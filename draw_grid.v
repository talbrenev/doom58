==> flow/design.v <==
module draw_grid(clock, reset,
                 start, done,
                 grid_x, grid_y, grid_out,
                 vga_x, vga_y, vga_colour, vga_write);
    input clock;
    input reset;
    input start;
    output done;
    output [5:0] grid_x;
    output [4:0] grid_y;
    input [2:0] grid_out;
    output [7:0] vga_x;
    output [6:0] vga_y;
    output [17:0] vga_colour;
    output vga_write;
    wire reset_counter, increment_counter, draw_square, counter_at_max, draw_square_done;
    _draw_grid_fsm dgf0 (.clock(clock),
                         .reset(reset),
                         .start(start),
                         .done(done),
                         .reset_counter(reset_counter),
                         .increment_counter(increment_counter),
                         .draw_square(draw_square),
                         .counter_at_max(counter_at_max),
                         .draw_square_done(draw_square_done));
    _draw_grid_datapath dgd0 (.clock(clock),
                              .reset(reset),
                              .grid_x(grid_x),
                              .grid_y(grid_y),
                              .grid_out(grid_out),
                              .vga_x(vga_x),
                              .vga_y(vga_y),
                              .vga_colour(vga_colour),
                              .vga_write(vga_write),
                              .reset_counter(reset_counter),
                              .increment_counter(increment_counter),
                              .draw_square(draw_square),
                              .counter_at_max(counter_at_max),
                              .draw_square_done(draw_square_done));
endmodule
module _draw_grid_fsm(clock, reset,
                      start, done,
                      reset_counter, increment_counter, draw_square, counter_at_max, draw_square_done);
    input clock;
    input reset;
    input start;
    output done;
    output reset_counter;
    output increment_counter;
    output draw_square;
    input counter_at_max;
    input draw_square_done;
    reg [2:0] state;
    localparam WAIT            = 3'd0,
               INITIALIZE      = 3'd1,
               DRAW_SQUARE     = 3'd2,
               WAIT_FOR_SQUARE = 3'd3,
               INCREMENT       = 3'd4,
               DONE            = 3'd5;
    always @(posedge clock) begin
        if (reset)
            state <= WAIT;
        else begin
            case (state)
                WAIT:            state <= start ? INITIALIZE : WAIT;
                INITIALIZE:      state <= DRAW_SQUARE;
                DRAW_SQUARE:     state <= WAIT_FOR_SQUARE;
                WAIT_FOR_SQUARE: state <= draw_square_done ? (counter_at_max ? DONE : INCREMENT) : WAIT_FOR_SQUARE;
                INCREMENT:       state <= DRAW_SQUARE;
                DONE:            state <= WAIT;
                default:         state <= WAIT;
            endcase
        end
    end
    assign reset_counter = state == INITIALIZE;
    assign increment_counter = state == INCREMENT;
    assign draw_square = state == DRAW_SQUARE;
    assign done = state == DONE;
endmodule
module _draw_grid_datapath(clock, reset,
                           grid_x, grid_y, grid_out,
                           vga_x, vga_y, vga_colour, vga_write,
                           reset_counter, increment_counter, draw_square, counter_at_max, draw_square_done);
    input clock;
    input reset;
    output [5:0] grid_x;
    output [4:0] grid_y;
    input [2:0] grid_out;
    output [7:0] vga_x;
    output [6:0] vga_y;
    output [17:0] vga_colour;
    output vga_write;
    input reset_counter;
    input increment_counter;
    input draw_square;
    output counter_at_max;
    output draw_square_done;
    reg [5:0] grid_x;
    reg [4:0] grid_y;
    wire x_at_max;
    wire y_at_max;
    assign x_at_max = grid_x == 6'd39;
    assign y_at_max = grid_y == 5'd29;
    always @(posedge clock) begin
        if (reset_counter | reset) begin
            grid_x <= 6'b0;
            grid_y <= 5'b0;
        end
        else if (increment_counter) begin
            if (x_at_max) begin
                grid_x <= 0;
                grid_y <= grid_y + 1;
            end
            else
                grid_x <= grid_x + 1;
        end
    end
    assign counter_at_max = x_at_max & y_at_max;
    draw_square ds0 (.clock(clock),
                     .reset(reset),
                     .start(draw_square),
                     .done(draw_square_done),
                     .x({2'b0, grid_x} << 2),
                     .y({2'b0, grid_y} << 2),
                     .colour({{6{grid_out[2]}}, {6{grid_out[1]}}, {6{grid_out[0]}}}),
                     .vga_x(vga_x),
                     .vga_y(vga_y),
                     .vga_colour(vga_colour),
                     .vga_write(vga_write));
endmodule
module draw_square(clock, reset,
                   start, done,
                   x, y, colour,
                   vga_x, vga_y, vga_colour, vga_write);
    input clock;
    input reset;
    input start;
    output done;
    input [7:0] x;
    input [6:0] y;
    input [17:0] colour;
    output [7:0] vga_x;
    output [6:0] vga_y;
    output [17:0] vga_colour;
    output vga_write;
    wire load, reset_counter, increment_counter, add_offset, counter_at_max;
    _draw_square_datapath dsd0 (.clock(clock),
                                .reset(reset),
                                .x(x),
                                .y(y),
                                .colour(colour),
                                .vga_x(vga_x),
                                .vga_y(vga_y),
                                .vga_colour(vga_colour),
                                .load(load),
                                .reset_counter(reset_counter),
                                .increment_counter(increment_counter),
                                .add_offset(add_offset),
                                .counter_at_max(counter_at_max));
    _draw_square_fsm dsf0 (.clock(clock),
                           .reset(reset),
                           .start(start),
                           .done(done),
                           .load(load),
                           .reset_counter(reset_counter),
                           .increment_counter(increment_counter),
                           .add_offset(add_offset),
                           .vga_write(vga_write),
                           .counter_at_max(counter_at_max));
endmodule
module _draw_square_fsm(clock, reset,
                        start, done,
                        load, reset_counter, increment_counter, add_offset, vga_write, counter_at_max);
    input clock;
    input reset;
    input start;
    output done;
    output load;
    output reset_counter;
    output increment_counter;
    output add_offset;
    output vga_write;
    input counter_at_max;
    reg [2:0] state;
    localparam WAIT       = 3'd0,
               INITIALIZE = 3'd1,
               ADD_OFFSET = 3'd2,
               WRITE_VGA  = 3'd3,
               INCREMENT  = 3'd4,
               DONE       = 3'd5;
    always @(posedge clock) begin
        if (reset)
            state <= WAIT;
        else begin
            case (state)
                WAIT:        state <= start ? INITIALIZE : WAIT;
                INITIALIZE:  state <= ADD_OFFSET;
                ADD_OFFSET:  state <= WRITE_VGA;
                WRITE_VGA:   state <= counter_at_max ? DONE : INCREMENT;
                INCREMENT:   state <= ADD_OFFSET;
                DONE:        state <= WAIT;
                default:     state <= WAIT;
            endcase
        end
    end
    assign load = state == INITIALIZE;
    assign reset_counter = state == INITIALIZE;
    assign add_offset = state == ADD_OFFSET;
    assign vga_write = state == WRITE_VGA;
    assign increment_counter = state == INCREMENT;
    assign done = state == DONE;
endmodule
module _draw_square_datapath(clock, reset,
                             x, y, colour,
                             vga_x, vga_y, vga_colour,
                             load, reset_counter, increment_counter, add_offset, counter_at_max);
    input clock;
    input reset;
    input [7:0] x;
    input [6:0] y;
    input [17:0] colour;
    output [7:0] vga_x;
    output [6:0] vga_y;
    output [17:0] vga_colour;
    input load;
    input reset_counter;
    input increment_counter;
    input add_offset;
    output counter_at_max;
    reg [7:0] x_base;
    reg [6:0] y_base;
    reg [7:0] vga_x;
    reg [6:0] vga_y;
    reg [17:0] vga_colour;
    reg [3:0] counter;
    wire [1:0] x_offset;
    wire [1:0] y_offset;
    assign x_offset = counter[1:0];
    assign y_offset = counter[3:2];
    always @(posedge clock) begin
        if (reset) begin
            x_base <= 8'b0;
            y_base <= 7'b0;
            vga_x <= 8'b0;
            vga_y <= 7'b0;
            vga_colour <= 18'b0;
        end
        else begin
            if (load) begin
              x_base <= x;
              y_base <= y;
              vga_colour <= colour;
            end
            if (add_offset) begin
                vga_x <= x_base + {6'b0, x_offset};
                vga_y <= y_base + {5'b0, y_offset};
            end
        end
    end
    always @(posedge clock) begin
        if (reset_counter | reset) begin
            counter <= 4'b0;
        end
        else if (increment_counter) begin
            counter <= counter + 1;
        end
    end
    assign counter_at_max = &counter;
endmodule
**Step by step through the tools: draw_grid**

What the tools print for draw_grid, step after step.
Line numbers count from 1 in the design file above.
Operators: Yosys type, input widths -> output width; for muxes data width and select width s.
Not given: n/a

- Top module: draw_grid
- Clock: clock
- Standard-cell library: sky130hd
- Timing corner: tt_025C_1v80

**Elaborated design**

Counts by Yosys on the flattened word-level netlist (proc, flatten, opt, wreduce; memories kept). Register bits leave out memories and registers merged into their read ports (data or address); mux counts leave out enables and synchronous resets folded into registers. Print and check cells are left out. Cells with the same type and inputs are merged into one.

- Reduce/logical cells: 6
- $add $sub $neg: 5
- Equal/unequal tests: 12
- Bitwise logic cells: 3
- Muxes and demuxes: 8

Operator list:

| kind | number |
|---|---|
| $pmux 3 s4 | 2 |
| $eq 3x2->1 const B | 4 |
| $eq 3x3->1 const B | 4 |
| $add 8x2->8 | 1 |
| $add 7x2->7 | 1 |
| $eq 3x1->1 const B | 2 |
| $logic_not 3->1 | 2 |
| $add 6x1->6 const B | 1 |
| $eq 6x6->1 const B | 1 |
| $mux 6 | 1 |
| $add 5x1->5 const B | 1 |
| $eq 5x5->1 const B | 1 |
| $reduce_or 2->1 | 2 |
| $add 4x1->4 const B | 1 |
| $reduce_and 4->1 | 1 |
| $mux 1 | 4 |
| $mux 3 | 1 |
| $or 1x1->1 | 2 |
| $reduce_and 2->1 | 1 |
| $and 1x1->1 | 1 |

- Input bits: 6
- Output and inout port bits: 46
- Register bits: 60
- Word-level cells: 44

**Logic depth**

Longest topological path by Yosys (ltp), each cell counted once; first at word level (registers and memories cut), then after technology mapping (sequential cells cut; the memories' decode and read muxes count).

- Word-level depth: 5
- ABC_AREA: 0
- Mapped depth: 5
- Gate-level depth less buffers: 5

**Netlist**

Yosys stat after the flow's synthesis: flattened, memories mapped to cells. It holds for the ABC_AREA given above (unset counts as 0); a run with the other value may have another netlist.
The area totals of this step are shown rounded.

Cells by type:

| cell type | number | area in all (um^2) |
|---|---|---|
| sky130_fd_sc_hd__dfxtp_1 | 56 | 1.12E+03 |
| sky130_fd_sc_hd__mux2i_1 | 31 | 310.298 |
| sky130_fd_sc_hd__nor2_1 | 44 | 165.158 |
| sky130_fd_sc_hd__buf_4 | 16 | 120.115 |
| sky130_fd_sc_hd__ha_1 | 4 | 50.048 |
| sky130_fd_sc_hd__xor2_1 | 5 | 43.792 |
| sky130_fd_sc_hd__a21oi_1 | 7 | 35.034 |
| sky130_fd_sc_hd__nor3_1 | 7 | 35.034 |
| sky130_fd_sc_hd__o21ai_0 | 6 | 30.029 |
| sky130_fd_sc_hd__buf_2 | 5 | 25.024 |
| sky130_fd_sc_hd__nand4_1 | 4 | 25.024 |
| sky130_fd_sc_hd__nand2_1 | 6 | 22.522 |
| sky130_fd_sc_hd__o31ai_1 | 3 | 22.522 |
| sky130_fd_sc_hd__or4_1 | 3 | 22.522 |
| sky130_fd_sc_hd__inv_1 | 5 | 18.768 |
| sky130_fd_sc_hd__nor2b_1 | 3 | 18.768 |
| sky130_fd_sc_hd__clkbuf_1 | 4 | 15.014 |
| sky130_fd_sc_hd__nand3_1 | 3 | 15.014 |

Other cell types: 10; their cells: 14.

- Sequential area: 1120 um^2
- Cell area after synthesis: 2200 um^2
- Cell count: 226
- Flip-flops: 56
- Buffer cells: 28

The figures by module come from a second, unflattened synthesis with its own total; it is not the netlist above.

- Cell total of the unflattened synthesis: 314
- Area total of the unflattened synthesis: 3030 um^2

Each row is one instance without its submodules.

By module:

| module | instances | cells | area (um^2) |
|---|---|---|---|
| _draw_square_datapath | 1 | 215 | 2120 |
| _draw_grid_datapath | 1 | 64 | 549 |
| _draw_grid_fsm | 1 | 18 | 186 |
| _draw_square_fsm | 1 | 17 | 178 |
| draw_grid | 1 | 0 | 0.0 |
| draw_square | 1 | 0 | 0.0 |

**Timing after synthesis**

OpenSTA on the mapped netlist: ideal clock, no wires. The path of least setup slack (recovery checks aside). Input and output delay are each 20% of the period. Register names are those of the netlist, which keeps one name where synthesis merged equal registers.

- Path kind: reg-to-reg
- From: register dgd0.grid_x[0]
- To: register dgd0.grid_y[0]
- Launch time at the first pin: 0.000 ns
- Path delay: 1.477 ns
- Path slack: 0.573 ns
- Period: 2.05 ns
- Stages: 6
- Data arrival time: 1.407 ns
- Data required time: 1.980 ns
- Setup time: 0.070 ns
- Synthesis period reached: 1.477 ns

"path delay" = arrival - input delay + setup time.
"stages" counts driving pins, that of a launching flip-flop among them; a cell with two outputs on the path counts twice.
"synthesis period reached" = period - worst setup slack (recovery checks aside). The figure is calculated, with input and output delays left at 20% of the set period.
The rows between start and end are the longest chain of elaborated cells between them; the timing report does not say that the signal goes this way. Where chains are equally long, one stands for them.
Each line given opens the expression or statement behind the cell; cells for indexed reads and writes are added by Yosys, which also makes memories of some case tables.
A register here has more assigning lines than the two given.

- Cell sequence: sky130_fd_sc_hd__dfxtp_1 > sky130_fd_sc_hd__ha_1 > sky130_fd_sc_hd__nand4b_1 > sky130_fd_sc_hd__buf_2 > sky130_fd_sc_hd__or3_1 > sky130_fd_sc_hd__a21oi_1
- Cells in the longest elaborated chain: 2
- Elaborated cells on any way between the ends: 2
- RTL lines with such cells: 1

Ends and longest elaborated chain, post-synthesis:

| element | line | RTL |
|---|---|---|
| start, declared | 86 | `output [5:0] grid_x;` |
| start, assigned | 106 | `grid_x <= 6'b0;` |
| start, assigned | 115 | `grid_x <= grid_x + 1;` |
| $eq 6x6->1 | 102 | `assign x_at_max = grid_x == 6'd39;` |
| $reduce_and 2->1 | n/a |  |
| end, assigned | 107 | `grid_y <= 5'b0;` |
| end, assigned | 112 | `grid_y <= grid_y + 1;` |
| end, declared | 87 | `output [4:0] grid_y;` |

**Path in the finished layout**

Path of least setup slack in the final report of run 1 (OpenROAD, finished layout, wires in). Where an end is a register, its clock arrival counts in the times.

- Path kind: reg-to-reg
- From: register dgd0.grid_x[1]
- To: register dgd0.grid_y[3]
- Data required time: 1.36 ns
- Period: 1.12 ns
- Path slack: -0.31 ns
- Setup time: 0.06 ns
- Launch time at the first pin: 0.31 ns
- Stages: 6
- Data arrival time: 1.68 ns

The rows between start and end are the longest chain of elaborated cells between them; the timing report does not say that the signal goes this way. Where chains are equally long, one stands for them.
A register here has more assigning lines than the two given.

- Cell sequence: sky130_fd_sc_hd__dfxtp_4 > sky130_fd_sc_hd__ha_4 > sky130_fd_sc_hd__nand4b_1 > sky130_fd_sc_hd__buf_6 > sky130_fd_sc_hd__or4_1 > sky130_fd_sc_hd__a21oi_1
- Cells in the longest elaborated chain: 2
- Elaborated cells on any way between the ends: 2
- RTL lines with such cells: 1

Ends and longest elaborated chain, post-layout:

| element | line | RTL |
|---|---|---|
| start, declared | 86 | `output [5:0] grid_x;` |
| start, assigned | 106 | `grid_x <= 6'b0;` |
| start, assigned | 115 | `grid_x <= grid_x + 1;` |
| $eq 6x6->1 | 102 | `assign x_at_max = grid_x == 6'd39;` |
| $reduce_and 2->1 | n/a |  |
| end, assigned | 107 | `grid_y <= 5'b0;` |
| end, assigned | 112 | `grid_y <= grid_y + 1;` |
| end, declared | 87 | `output [4:0] grid_y;` |

draw_grid through Yosys and OpenROAD on sky130hd: 2 stored runs, unordered, with their settings and measured results. The constraints put input and output delay at 20% of the set period each and load the outputs with 0.01 pF.
"achieved period" = clock period - worst setup slack. The figure is calculated, with input and output delays left at 20% of the set period.
"power consumption" rests on the timing tool's default activity at the inputs, not on a simulated workload.
The results are shown rounded.

### Run 1

==> flow/run.sh <==
#!/bin/bash
# the make line also repeats the synthesis and layout settings of config.mk as NAME=value (left out here)
make -C /OpenROAD-flow-scripts/flow DESIGN_CONFIG=/design/flow/config.mk WORK_HOME=/design/flow/orfs CLKGATE_MAP_FILE= finish
==> flow/config.mk <==
export PLATFORM = sky130hd
export DESIGN_NAME = draw_grid
export DESIGN_NICKNAME = draw_grid
export VERILOG_FILES = /design/flow/design.v
export SDC_FILE = /design/flow/constraint.sdc
export NUM_CORES = 4
export LEC_CHECK = 0
export CAP_MARGIN = 35
export CORE_MARGIN = 2
export CORE_UTILIZATION = 23
export CTS_CLUSTER_SIZE = 40
export GPL_TIMING_DRIVEN = 1
export SLEW_MARGIN = 15
==> flow/constraint.sdc <==
create_clock -name core_clock -period 1.12 [get_ports {clock}]
set_input_delay 0.2240 -clock core_clock [delete_from_list [all_inputs] [get_ports {clock}]]
set_output_delay 0.2240 -clock core_clock [all_outputs]
set_load 0.01 [all_outputs]

Results of run 1:
- Area of the die: 10400 um^2
- Achieved period: 1.433 ns
- Utilization in the final report: 0.342
- Worst hold slack after layout: 0.439 ns
- Power consumption: 3.51 mW
- Total negative slack on setup checks: -2.70 ns
- Synthesis area: 2200 um^2
- Lowest setup slack: -0.313 ns

### Run 2

==> flow/run.sh <==
#!/bin/bash
# the make line also repeats the synthesis and layout settings of config.mk as NAME=value (left out here)
make -C /OpenROAD-flow-scripts/flow DESIGN_CONFIG=/design/flow/config.mk WORK_HOME=/design/flow/orfs CLKGATE_MAP_FILE= finish
==> flow/config.mk <==
export PLATFORM = sky130hd
export DESIGN_NAME = draw_grid
export DESIGN_NICKNAME = draw_grid
export VERILOG_FILES = /design/flow/design.v
export SDC_FILE = /design/flow/constraint.sdc
export NUM_CORES = 4
export LEC_CHECK = 0
export ABC_AREA = 0
export CAP_MARGIN = 20
export CELL_PAD_IN_SITES_GLOBAL_PLACEMENT = 3
export CORE_ASPECT_RATIO = 0.79
export CORE_MARGIN = 8
export CORE_UTILIZATION = 50
export CTS_CLUSTER_SIZE = 53
export GPL_TIMING_DRIVEN = 1
export SLEW_MARGIN = 20
export TNS_END_PERCENT = 80
==> flow/constraint.sdc <==
create_clock -name core_clock -period 2.09 [get_ports {clock}]
set_input_delay 0.4180 -clock core_clock [delete_from_list [all_inputs] [get_ports {clock}]]
set_output_delay 0.4180 -clock core_clock [all_outputs]
set_load 0.01 [all_outputs]

Outcome of run 2: no final report: placement broke off with GPL-0301
